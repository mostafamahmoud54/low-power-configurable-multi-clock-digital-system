==> flow/design.v <==
module ALU_TOP #(parameter width=8)
(
    input   wire        [width-1:0]   A,
    input   wire        [width-1:0]   B,
    input   wire        [3:0]         ALU_FUN,
    input   wire                      CLK,
    input   wire                      RST,
    input   wire                      EN,
    output  reg         [2*width-1:0] ALU_OUT,
    output  reg                       OUT_VALID
);
wire Arith_Enable_internal;
wire Logic_Enable_internal;
wire CMP_Enable_internal;
wire Shift_Enable_internal;
wire [width-1:0] SHIFT_OUT , CMP_OUT , Logic_OUT , Arith_OUT;
wire Arith_FLag , CMP_FLag , SHIFT_FLag , Logic_FLag;
ARITHMETIC_UNIT U_ARITHMETIC_UNIT(
    .A(A),
    .B(B),
    .CLK(CLK),
    .RST_n(RST),
    .ALU_FUN(ALU_FUN[1:0]),
    .Arith_Enable(Arith_Enable_internal),
    .Arith_OUT(Arith_OUT),
    .Arith_FLag(Arith_FLag)
);
LOGIC_UNIT U_LOGIC_UNIT (
    .A(A),
    .B(B),
    .CLK(CLK),
    .RST_n(RST),
    .ALU_FUN(ALU_FUN[1:0]),
    .Logic_Enable(Logic_Enable_internal),
    .Logic_OUT(Logic_OUT),
    .Logic_FLag(Logic_FLag)
);
CMP_UNIT U_CMP_UNIT (
    .A(A),
    .B(B),
    .CLK(CLK),
    .RST_n(RST),
    .ALU_FUN(ALU_FUN[1:0]),
    .CMP_Enable(CMP_Enable_internal),
    .CMP_OUT(CMP_OUT),
    .CMP_FLag(CMP_FLag)
);
SHIFT_UNIT U_SHIFT_OUT (
    .A(A),
    .B(B),
    .CLK(CLK),
    .RST_n(RST),
    .ALU_FUN(ALU_FUN[1:0]),
    .Shift_Enable(Shift_Enable_internal),
    .SHIFT_OUT(SHIFT_OUT),
    .SHIFT_FLag(SHIFT_FLag)
);
Decoder_2x4 U_Decoder_2x4(
    .Dec_ENABLE(EN),
    .ALU_FUN(ALU_FUN[3:2]),
    .Arith_Enable(Arith_Enable_internal),
    .Logic_Enable(Logic_Enable_internal),
    .CMP_Enable(CMP_Enable_internal),
    .Shift_Enable(Shift_Enable_internal)
);
always@(*)
begin
        ALU_OUT   = SHIFT_OUT  | CMP_OUT  | Logic_OUT  | Arith_OUT;
        OUT_VALID = EN;
end
endmodule
module ARITHMETIC_UNIT #(parameter width=8)
(
    input       [width-1:0]   A,
    input       [width-1:0]   B,
    input       [1:0]         ALU_FUN,
    input                     CLK,
    input                     RST_n,
    input                     Arith_Enable,
    output reg  [width-1:0]   Arith_OUT,
    output reg                Arith_FLag
);
reg [width-1:0] Arith_OUT_reg;
reg             Arith_FLag_reg;
always @(*)
begin
    Arith_FLag_reg=1'b0;
    if(Arith_Enable)
        begin
            Arith_FLag_reg=1'b1;
            case (ALU_FUN)
                2'b00:
                    Arith_OUT_reg = A + B;
                2'b01:
                    Arith_OUT_reg = A-B;
                2'b10:
                    Arith_OUT_reg = A*B;
                2'b11:
                    Arith_OUT_reg = A/B;
                default: 
                    Arith_OUT_reg = 'b0;
            endcase
        end
    else 
        begin
            Arith_OUT_reg='b0;
            Arith_FLag_reg=1'b0;
        end
end
always @(posedge CLK,negedge RST_n)
begin
    if(!RST_n)
        begin
            Arith_OUT  <= 'b0;
            Arith_FLag <= 1'b0;
        end
    else if(Arith_Enable)
        begin
            Arith_OUT  <= Arith_OUT_reg;
            Arith_FLag <= Arith_FLag_reg;
        end
    else
        begin
            Arith_OUT  <= 'b0;
            Arith_FLag <= 1'b0;
        end
end
endmodule
module CMP_UNIT #(parameter width=8,CMP_width=3)
(
    input       [width-1:0]   A,
    input       [width-1:0]   B,
    input       [1:0]         ALU_FUN,
    input                     CLK,
    input                     RST_n,
    input                     CMP_Enable,
    output reg  [width-1:0] CMP_OUT,
    output reg                CMP_FLag
);
reg [width-1:0] CMP_OUT_reg;
reg             CMP_FLag_reg;
always@(*)
begin
    CMP_FLag_reg=1'b0;
    if(CMP_Enable)
        begin
            CMP_FLag_reg=1'b1;
            case(ALU_FUN)
                2'b00:
                   CMP_OUT_reg='b0;
                2'b01:
                    if(A == B)
                        begin
                            CMP_OUT_reg='b1;
                        end
                    else 
                        begin
                            CMP_OUT_reg='b0;
                        end
                2'b10:
                    if(A > B)
                        begin
                            CMP_OUT_reg='b10;
                        end
                    else 
                        begin
                            CMP_OUT_reg='b0;
                        end
                2'b11:
                    if(A < B)
                        begin
                            CMP_OUT_reg='b11;
                        end
                    else 
                        begin
                            CMP_OUT_reg='b0;
                        end
                default:
                    CMP_OUT_reg='b0;
        endcase
    end
    else 
        begin
            CMP_FLag_reg=1'b0;
            CMP_OUT_reg='b0;
        end
end
always @(posedge CLK,negedge RST_n)
begin
    if(!RST_n)
        begin
            CMP_OUT  <=  'b0;
            CMP_FLag <= 1'b0;
        end
    else 
        begin
            CMP_OUT  <= CMP_OUT_reg;
            CMP_FLag <= CMP_FLag_reg;
        end
end
endmodule
module Decoder_2x4
(
    input        [1:0]        ALU_FUN,
    input  wire               Dec_ENABLE,
    output reg                Arith_Enable,
    output reg                Logic_Enable,
    output reg                CMP_Enable,
    output reg                Shift_Enable
);
always @(*)
begin
    Arith_Enable = 1'b0;
    Logic_Enable = 1'b0;
    CMP_Enable   = 1'b0;
    Shift_Enable = 1'b0;
    if(Dec_ENABLE)
        begin
        case (ALU_FUN)
            2'b00: 
                Arith_Enable = 1'b1;
            2'b01:
                Logic_Enable = 1'b1;
            2'b10:
                CMP_Enable   = 1'b1;
            2'b11:
                Shift_Enable = 1'b1;
            default:
                begin
                Arith_Enable = 1'b0;
                Logic_Enable = 1'b0;
                CMP_Enable   = 1'b0;
                Shift_Enable = 1'b0;
                end
        endcase
        end
    else
        begin
            Arith_Enable = 1'b0;
            Logic_Enable = 1'b0;
            CMP_Enable   = 1'b0;
            Shift_Enable = 1'b0;
        end
end
endmodule
module LOGIC_UNIT #(parameter width=8)
(
    input       [width-1:0]   A,
    input       [width-1:0]   B,
    input       [1:0]         ALU_FUN,
    input                     CLK,
    input                     RST_n,
    input                     Logic_Enable,
    output reg  [width-1:0]   Logic_OUT,
    output reg                Logic_FLag
);
reg [width-1:0] Logic_OUT_reg;
reg             Logic_FLag_reg;
always@(*)
begin
    Logic_FLag_reg=1'b0;
    if(Logic_Enable)
        begin
            Logic_FLag_reg=1'b1;
            case (ALU_FUN)
                2'b00:
                    Logic_OUT_reg =  A & B;
                2'b01:
                    Logic_OUT_reg =  A | B;
                2'b10:
                    Logic_OUT_reg = ~( A & B );
                2'b11:
                    Logic_OUT_reg = ~( A | B );
                default: 
                    Logic_OUT_reg='b0;
            endcase
    end
    else
        begin
            Logic_OUT_reg='b0;
            Logic_FLag_reg=1'b0;
        end
end
always @(posedge CLK,negedge RST_n)
begin
    if(!RST_n)
        begin
            Logic_OUT  <=  'b0;
            Logic_FLag <= 1'b0;
        end
    else 
        begin
            Logic_OUT  <= Logic_OUT_reg;
            Logic_FLag <= Logic_FLag_reg;
        end
end
endmodule
module SHIFT_UNIT #(parameter width=8)
(
    input       [width-1:0]   A,
    input       [width-1:0]   B,
    input       [1:0]         ALU_FUN,
    input                     CLK,
    input                     RST_n,
    input                     Shift_Enable,
    output reg  [width-1:0]   SHIFT_OUT,
    output reg                SHIFT_FLag
);
reg [width-1:0] SHIFT_OUT_reg;
reg             SHIFT_FLag_reg;
always @(*)
begin
    SHIFT_FLag_reg=1'b0;
    if(Shift_Enable)
        begin
            SHIFT_FLag_reg=1'b1;
            case(ALU_FUN)
                2'b00:
                    SHIFT_OUT_reg = A>>1;
                2'b01:
                    SHIFT_OUT_reg = A<<1;
                2'b10:
                    SHIFT_OUT_reg = B>>1;
                2'b11:
                    SHIFT_OUT_reg = B<<1;
                default: 
                    SHIFT_OUT_reg ='b0;
            endcase
        end
    else 
        begin
            SHIFT_FLag=1'b0;
            SHIFT_OUT_reg='b0;
        end
end
always @(posedge CLK,negedge RST_n)
begin
    if(!RST_n)
        begin
            SHIFT_OUT  <= 'b0;
            SHIFT_FLag <= 1'b0;
        end
    else 
        begin
            SHIFT_OUT  <= SHIFT_OUT_reg;
            SHIFT_FLag <= SHIFT_FLag_reg;
        end
end
endmodule
# --- From RTL to reports: ALU_TOP ---
# Tool output for the design above, in the order of the flow.
# Lines are those of the file above, counted from 1.
# Operators: Yosys type, input widths -> output width; for muxes data width and select width s.
# Cell names lack the library's common part.
setup:
  top_module: "ALU_TOP"
  clock_port: "CLK"
  library: "sky130hd"
  pvt_corner: "tt_025C_1v80"

# --- Word level ---
# Counts by Yosys on the flattened word-level netlist (proc, flatten, opt, wreduce; memories kept). Register bits leave out memories and registers merged into their read ports (data or address); mux counts leave out enables and synchronous resets folded into registers. Print and check cells are left out. Cells with the same type and inputs are merged into one.
word_totals:
  elab_cells: 49
  input_bits: 23
  ff_bits: 32
classes:
  cmp: 2
  bitwise: 7
  eq_ne: 7
  n_div: 1
  reduce_logical: 6
  multipliers: 1
  n_mux: 19
  n_addsub: 2
ops:
  columns: ["op", "n"]
  rows:
  - ["$pmux 8 s4", 4]
  - ["$div 8x8->8", 1]
  - ["$mul 8x8->8", 1]
  - ["$or 8x8->8", 4]
  - ["$mux 8", 4]
  - ["$not 8->8", 2]
  - ["$reduce_or 3->1", 4]
  - ["$eq 2x2->1 const B", 4]
  - ["$add 8x8->8", 1]
  - ["$sub 8x8->8", 1]
  - ["$gt 8x8->1", 1]
  - ["$lt 8x8->1", 1]
  - ["$eq 8x8->1", 1]
  - ["$and 8x8->8", 1]
  - ["$pmux 1 s2", 4]
  - ["$mux 1", 5]
  - ["$eq 2x1->1 const B", 2]
  - ["$logic_not 2->1", 2]
  - ["$mux 2", 2]

# --- Depth ---
# Longest topological path by Yosys (ltp), each cell counted once; first at word level (registers and memories cut), then after technology mapping (sequential cells cut; the memories' decode and read muxes count).
logic_depth:
  ltp_word: 5
  ABC_AREA: 1
  ltp_mapped: 65
  mapped_depth_nobuf: 65

# --- Synthesis result ---
# Source: synth_stat.txt of the flow (Yosys; design flattened, memories mapped). It holds for the ABC_AREA given above (unset counts as 0); a run with the other value may have another netlist.
# The area totals of this step are shown rounded.
synth_totals:
  seqArea_mm2: 0.00065
  ff_cells: 26
  cells: 724
  n_buf: 28
  synth_area_mm2: 0.0049
by_type:
  columns: ["type", "n"]
  rows:
  - ["ha_1", 79]
  - ["dfrtp_1", 26]
  - ["nand2_1", 161]
  - ["inv_1", 125]
  - ["fa_1", 14]
  - ["a21oi_1", 48]
  - ["nand3_1", 46]
  - ["o21ai_0", 45]
  - ["xor2_1", 18]
  - ["nor2_1", 24]
  - ["buf_4", 11]
  - ["or2_2", 10]
  - ["a221oi_1", 7]
  - ["a211oi_1", 7]
  - ["nand3_2", 4]
  - ["and2_1", 6]
  - ["clkbuf_1", 10]
  - ["or3_1", 6]
# Not listed: further types 27, cells in them 77.

# --- Timing after synthesis ---
# Path of least setup slack by OpenSTA after synthesis, without wires, with an ideal clock, recovery checks aside; 20% of the period is set as input and as output delay. Where synthesis merged equal registers, the netlist keeps one of their names.
synth_path:
  kind: "input to register"
  startpoint: "in B[0]"
  endpoint: "reg U_ARITHMETIC_UNIT.Arith_OUT[0]"
  period_ps: 23500
  delay_ps: 7920
  slack_ps: 10880
  path_stages: 62
  input_delay_ps: 4700
  arrival_ps: 12489
  launch_ps: 4700
  t_required_ps: 23369
  synth_period_reached_ps: 12620
# "delay_ps" = arrival - input delay + setup time.
# "path_stages": output pins that drive a net of the path, with the launching flip-flop's if there is one; two outputs of one cell count as two.
# "synth_period_reached_ps" = period - worst setup slack (recovery checks aside). The figure is calculated, with input and output delays left at 20% of the set period.
# The rows between start and end are the longest chain of elaborated cells between them; the timing report does not say that the signal goes this way. Where chains are equally long, one stands for them.
# Each line given opens the expression or statement behind the cell; cells for indexed reads and writes are added by Yosys, which also makes memories of some case tables.
# A register here has more assigning lines than the two given.
synth_between:
  path_cell_list: "inv_1 > ha_1 > o21ai_0 > inv_1 > nand3_1 > nand2_1 > ha_1 > o21ai_0 > nand2_1 > nand2_2 > inv_2 > nand2_1 > nand2_1 > ha_1 > a21oi_1 > nand2_1 > nand2_1 > nand2_1 > [26 not listed] > xor2_1 > nand2_1 > and2_1 > ha_1 > inv_1 > nor4_1 > o21ai_0 > nand3_2 > inv_1 > nand2_2 > o21ai_2 > ha_1 > a21oi_1 > o21ai_0 > nand2_1 > o2111ai_1 > a22oi_1 > a21boi_0"
  elab_chain_len: 3
synth_lines:
  columns: ["item", "line_no", "rtl"]
  rows:
  - ["start: declaration", 4, "input   wire        [width-1:0]   B,"]
  - ["$div 8x8->8", 99, "Arith_OUT_reg = A/B;"]
  - ["$pmux 8 s4", 91, "case (ALU_FUN)"]
  - ["$mux 8", 117, "else if(Arith_Enable)"]
  - ["end: assignment", 114, "Arith_OUT  <= 'b0;"]
  - ["end: assignment", 119, "Arith_OUT  <= Arith_OUT_reg;"]
  - ["end: declaration", 80, "output reg  [width-1:0]   Arith_OUT,"]

# --- Timing after layout ---
# From the final timing report of flow run 2: the path of least setup slack in the routed layout; clock arrival at registers is part of the times.
# The report prints the path's times to 10 ps; the period is as set.
layout_path:
  kind: "input to register"
  startpoint: "in B[0]"
  endpoint: "reg U_ARITHMETIC_UNIT.Arith_OUT[0]"
  period_ps: 20000
  arrival_ps: 14000
  launch_ps: 4000
  input_delay_ps: 4000
  t_required_ps: 20140
  slack_ps: 6140
  path_stages: 63
# The rows between start and end are the longest chain of elaborated cells between them; the timing report does not say that the signal goes this way. Where chains are equally long, one stands for them.
# A register here has more assigning lines than the two given.
layout_between:
  path_cell_list: "clkdlybuf4s50_1 > buf_4 > inv_1 > ha_1 > o21ai_0 > inv_1 > nand3_1 > nand2_1 > ha_1 > o21ai_0 > nand2_1 > nand2_2 > inv_2 > nand2_1 > nand2_1 > ha_1 > a21oi_1 > nand2_1 > [27 not listed] > inv_2 > nand3_1 > and2_1 > ha_1 > inv_1 > nor4_1 > o21ai_0 > nand3_2 > inv_1 > nand2_2 > o21ai_2 > ha_1 > a21oi_1 > o21ai_0 > nand2_1 > o2111ai_1 > a22oi_1 > a21boi_0"
  elab_chain_len: 3
layout_lines:
  columns: ["item", "line_no", "rtl"]
  rows:
  - ["start: declaration", 4, "input   wire        [width-1:0]   B,"]
  - ["$div 8x8->8", 99, "Arith_OUT_reg = A/B;"]
  - ["$pmux 8 s4", 91, "case (ALU_FUN)"]
  - ["$mux 8", 117, "else if(Arith_Enable)"]
  - ["end: assignment", 114, "Arith_OUT  <= 'b0;"]
  - ["end: assignment", 119, "Arith_OUT  <= Arith_OUT_reg;"]
  - ["end: declaration", 80, "output reg  [width-1:0]   Arith_OUT,"]

# ALU_TOP through Yosys and OpenROAD on sky130hd: 2 stored runs, unordered, with their settings and measured results. The constraints put input and output delay at 20% of the set period each and load the outputs with 0.01 pF.
# "period_less_ws_ps" means the clock period less the worst setup slack. The figure is calculated, with input and output delays left at 20% of the set period.
# By "worst_path_time_ps" is meant the share of the clock period that the worst setup path is allowed (20% is reserved at inputs, 20% at outputs), minus its slack. Clock arrival times at its registers enter into it.
# "power_uw" rests on the timing tool's default activity at the inputs, not on a simulated workload.
# "worst_path_time_ps" is given in steps of 10 ps.
# Measured values are rounded.
runs:
  - name: "flow run 1"
    settings:
      period_ns: 11.2
      CORE_UTILIZATION: 71
      PLACE_DENSITY: 0.78
      CORE_ASPECT_RATIO: 1.45
      CELL_PAD_IN_SITES_GLOBAL_PLACEMENT: 0
      GPL_TIMING_DRIVEN: 1
      SLEW_MARGIN: 35
      CAP_MARGIN: 20
      CORE_MARGIN: 2
    outcome: "unfinished; error GRT-0232 in routing"
  - name: "flow run 2"
    settings:
      period_ns: 20.0
      CORE_UTILIZATION: 25
      PLACE_DENSITY_LB_ADDON: 0.0
      CORE_ASPECT_RATIO: 0.71
      CELL_PAD_IN_SITES_GLOBAL_PLACEMENT: 1
      ABC_AREA: 1
      CAP_MARGIN: 25
      MIN_ROUTING_LAYER: "met2"
      CORE_MARGIN: 2
      SLEW_MARGIN: 20
    results:
      ws_setup_ps: 6100
      final_setup_tns_ps: 0
      worst_path_time_ps: 9860
      timing.worst_path_kind: "input to register"
      power_uw: 290
      die_footprint_mm2: 0.021
      post_synth_area_mm2: 0.0049
      finalCellArea_mm2: 0.0055
      period_less_ws_ps: 13860
      final_util_pct: 29
