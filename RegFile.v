==> flow/design.v <==
module RegFile #(parameter width=8,RegNo=16,Parity_Enable=0,Parity_Type=0,Prescale=8,Div_Ratio=8)
(
    input   wire                    CLK,
    input   wire                    RST,
    input   wire    [width-1:0]     WrData,
    input   wire    [3:0]           Address,
    input   wire                    WrEn,
    input   wire                    RdEn,
    output  reg                     RdData_Valid,
    output  reg     [width-1:0]     RdData,
    output  reg     [width-1:0]     REG0,
    output  reg     [width-1:0]     REG1,
    output  reg     [width-1:0]     REG2,
    output  reg     [width-1:0]     REG3
);
reg [width-1:0] mem [0:RegNo-1];
integer i;
always @(posedge CLK, negedge RST)
begin
    RdData_Valid <= 1'b0;
    if(!RST)
        begin
            for(i=0;i<RegNo;i=i+1)
                begin
                    mem[i] <= 'b0;
                end
            RdData_Valid <= 1'b0;
            mem[2][0]   <= Parity_Enable;
            mem[2][1]   <= Parity_Type;
            mem[2][5:2] <= Prescale;
            mem[3][3:0] <= Div_Ratio;
            RdData      <='b0;
        end
    else if (RdEn && !WrEn)
        begin
            RdData <= mem[Address];
            RdData_Valid <= 1'b1;
        end
    else if (WrEn && !RdEn)
        begin
            mem[Address] <=WrData;
        end
end
always@(*)
begin
    REG0 = mem[0];
    REG1 = mem[1];
    REG2 = mem[2];
    REG3 = mem[3];
end
endmodule
Step by step through the tools: RegFile. Tool output for the design above, in the order of the flow. Lines are those of the file above, counted from 1. Cell names lack the library's common part. The mark n/a stands for no value.

Top module: RegFile. Clock: CLK. Standard-cell library: sky130hd. Corner: tt_025C_1v80.

Elaborated design. Source: Yosys, flattened and elaborated. Widths are those after wreduce. Registers that Yosys merges into a memory's read port (data or address) are not register bits. Print and check cells do not count. Equal cells are merged and count once.

The entry for reductions and logical operators reads 21. For bitwise operators the number is 1. Equal/unequal tests: 15. The entry for mux-type cells reads 2.

Operators by type and width (number): 8-bit case mux with 16-bit select (1); 3-bit AND reduction (16); 4-bit == test with constant B (8); 4-bit by 3-bit == test with 1-bit output with constant B (4); 4-bit by 2-bit == test with 1-bit output with constant B (2); 4-bit by 1-bit == test with 1-bit output with constant B (1); 4-bit logical NOT (1); 1-bit logical AND (2); 1-bit logical NOT (2); 1-bit NOT (1); 1-bit two-way mux (1).

The entry for flip-flop bits (word level) reads 137. Under output and inout bits stands 41.

Logic depth. Depth = most cells in a row (Yosys ltp): at word level without a register or memory, in the mapped netlist without a sequential cell, where the memories' decode and read muxes count.

The figure for depth in word-level cells is 4. ABC_AREA: 0. For depth in mapped cells the number is 7. Depth with buffers taken out: 4.

Mapped cells and area. The flow's flattened synthesis, as Yosys stat reports it; memories are mapped. The netlist is that of the ABC_AREA named above (0 if unset); the other value can give another one.

For flip-flops the number is 137. Under buffers stands 34. The entry for sequential area reads 3430.8 um^2. Under mapped area stands 6537.5 um^2. For cells in the netlist the number is 507.

Cell types: dfrtp_1 (number 135, area in all 3378.24 um^2); mux2_2 (number 130, area in all 1.46E+03 um^2); nand3b_1 (number 23, area in all 172.666 um^2); a22o_1 (number 15, area in all 131.376 um^2); a21oi_1 (number 22, area in all 110.106 um^2); mux2i_1 (number 9, area in all 90.086 um^2); buf_2 (number 17, area in all 85.082 um^2); or3b_2 (number 8, area in all 70.067 um^2); a311oi_1 (number 7, area in all 61.309 um^2); nand3_1 (number 12, area in all 60.058 um^2); a31oi_1 (number 9, area in all 56.304 um^2); o22ai_1 (number 9, area in all 56.304 um^2); a22oi_1 (number 7, area in all 52.55 um^2); dfstp_2 (number 2, area in all 52.55 um^2); nor2b_1 (number 8, area in all 50.048 um^2); a2111oi_0 (number 5, area in all 43.792 um^2); clkbuf_1 (number 11, area in all 41.29 um^2); nand2_2 (number 6, area in all 37.536 um^2).

Other cell types: 34; their cells: 72.

Worst setup path after synthesis. OpenSTA on the mapped netlist: ideal clock, no wires. The path of least setup slack (recovery checks aside). Input and output delay are each 20% of the period. Register names are those of the netlist, which keeps one name where synthesis merged equal registers.

Path kind: input port to flip-flop. From: in RdEn. To: reg mem[13][0]. Stages on the path: 5. The figure for path delay is 1.273 ns. Buffers on the path: 1. For setup slack the number is 0.327 ns. For launch time at the first pin the number is 0.400 ns. The figure for period is 2.0 ns. The entry for arrival reads 1.548 ns. External input delay: 0.400 ns. For synthesis period reached the number is 1.673 ns.

"path delay" = arrival - input delay + setup time. "stages on the path" counts driving pins, that of a launching flip-flop among them; a cell with two outputs on the path counts twice. "synthesis period reached" = period - worst setup slack (recovery checks aside). The figure is calculated, with input and output delays left at 20% of the set period. The rows between start and end are the longest chain of elaborated cells between them; the timing report does not say that the signal goes this way. Where chains are equally long, one stands for them. Each line given opens the expression or statement behind the cell; cells for indexed reads and writes are added by Yosys, which also makes memories of some case tables.

Cells stage by stage: nand2b_1 nand2b_1 buf_2 nor2_2 mux2_2. Cells in the longest elaborated chain: 3. The figure for elaborated cells on any way between the ends is 5. For RTL lines with such cells the number is 2. Classes of those cells: 1 x logic; 4 x reduce/logical.

Ends and longest elaborated chain, after synthesis: from (decl) (line 8) `input   wire                    RdEn,`; 1-bit logical AND (line 34) `else if (RdEn && !WrEn)`; 1-bit NOT; 3-bit AND reduction; to (assign) (line 25) `mem[i] <= 'b0;`; to (assign) (line 41) `mem[Address] <=WrData;`; to (decl) (line 16) `reg [width-1:0] mem [0:RegNo-1];`.

Worst path after layout. Path of least setup slack in the final report of run 2 (OpenROAD, finished layout, wires in). Where an end is a register, its clock arrival counts in the times.

Path kind: flip-flop to flip-flop. From: reg mem[7][5]. To: reg RdData[5]. Stages on the path: 5. For setup slack the number is 0.21 ns. The figure for period is 1.64 ns. The entry for arrival reads 1.72 ns. For launch time at the first pin the number is 0.42 ns. Buffers on the path: 0.

The rows between start and end are the longest chain of elaborated cells between them; the timing report does not say that the signal goes this way. Where chains are equally long, one stands for them.

Cells stage by stage: dfrtp_1 mux2_2 a221o_1 a311oi_2 a31oi_1. Cells in the longest elaborated chain: 1. The figure for elaborated cells on any way between the ends is 1. For RTL lines with such cells the number is 1. Classes of those cells: 1 x mux.

Ends and longest elaborated chain, after layout: from (decl) (line 16) `reg [width-1:0] mem [0:RegNo-1];`; from (assign) (line 25) `mem[i] <= 'b0;`; from (assign) (line 41) `mem[Address] <=WrData;`; 8-bit case mux with 16-bit select (line 36) `RdData <= mem[Address];`; to (assign) (line 32) `RdData      <='b0;`; to (assign) (line 36); to (decl) (line 10) `output  reg     [width-1:0]     RdData,`.

Wiki page: RegFile / flow data

Settings and measured results of 2 stored flow runs for module RegFile (sky130hd), not sorted in any way. The constraints put input and output delay at 20% of the set period each and load the outputs with 0.01 pF. "period achieved": clock period set for the run, less the worst setup slack. It is reckoned from that one timing run; input and output delays stay at 20% of the period that was set. "time used up by the worst setup path": the worst setup path's part of the clock period (all of it between registers, 20% less for each end at a port) less its slack. A launch clock that arrives late makes it longer, a capture clock that arrives late makes it shorter. "overall power": no workload was simulated; the value follows from the tool's default switching activity.

Run 1 has these settings: period_ns 0.921; CORE_UTILIZATION 68; SETUP_SLACK_MARGIN 0.08; PLACE_DENSITY_LB_ADDON 0.27; CORE_MARGIN 9; ABC_AREA 1; GPL_ROUTABILITY_DRIVEN 0; CTS_CLUSTER_SIZE 60; CAP_MARGIN 0; MAX_ROUTING_LAYER met5; SLEW_MARGIN 20. Outcome: not finished: clock tree synthesis ended with error DPL-0038.

Run 2 has these settings: period_ns 1.64; SETUP_SLACK_MARGIN 0.3; CAP_MARGIN 20; CORE_MARGIN 2; CORE_UTILIZATION 40; SLEW_MARGIN 20. The total negative slack stands at 0.000 ns. For the period achieved the run shows 1.431 ns. The standard-cell area after routing reads 9178.8 um^2. The measured netlist area reported by Yosys is 6537.5 um^2. The measured overall power is 10.488 mW. The die outline area comes to 17381.8 um^2. For the lowest setup slack the run shows 0.209 ns. The time used up by the worst setup path stands at 1.43 ns. Worst path kind: flip-flop to flip-flop. The utilization after layout stands at 0.576.
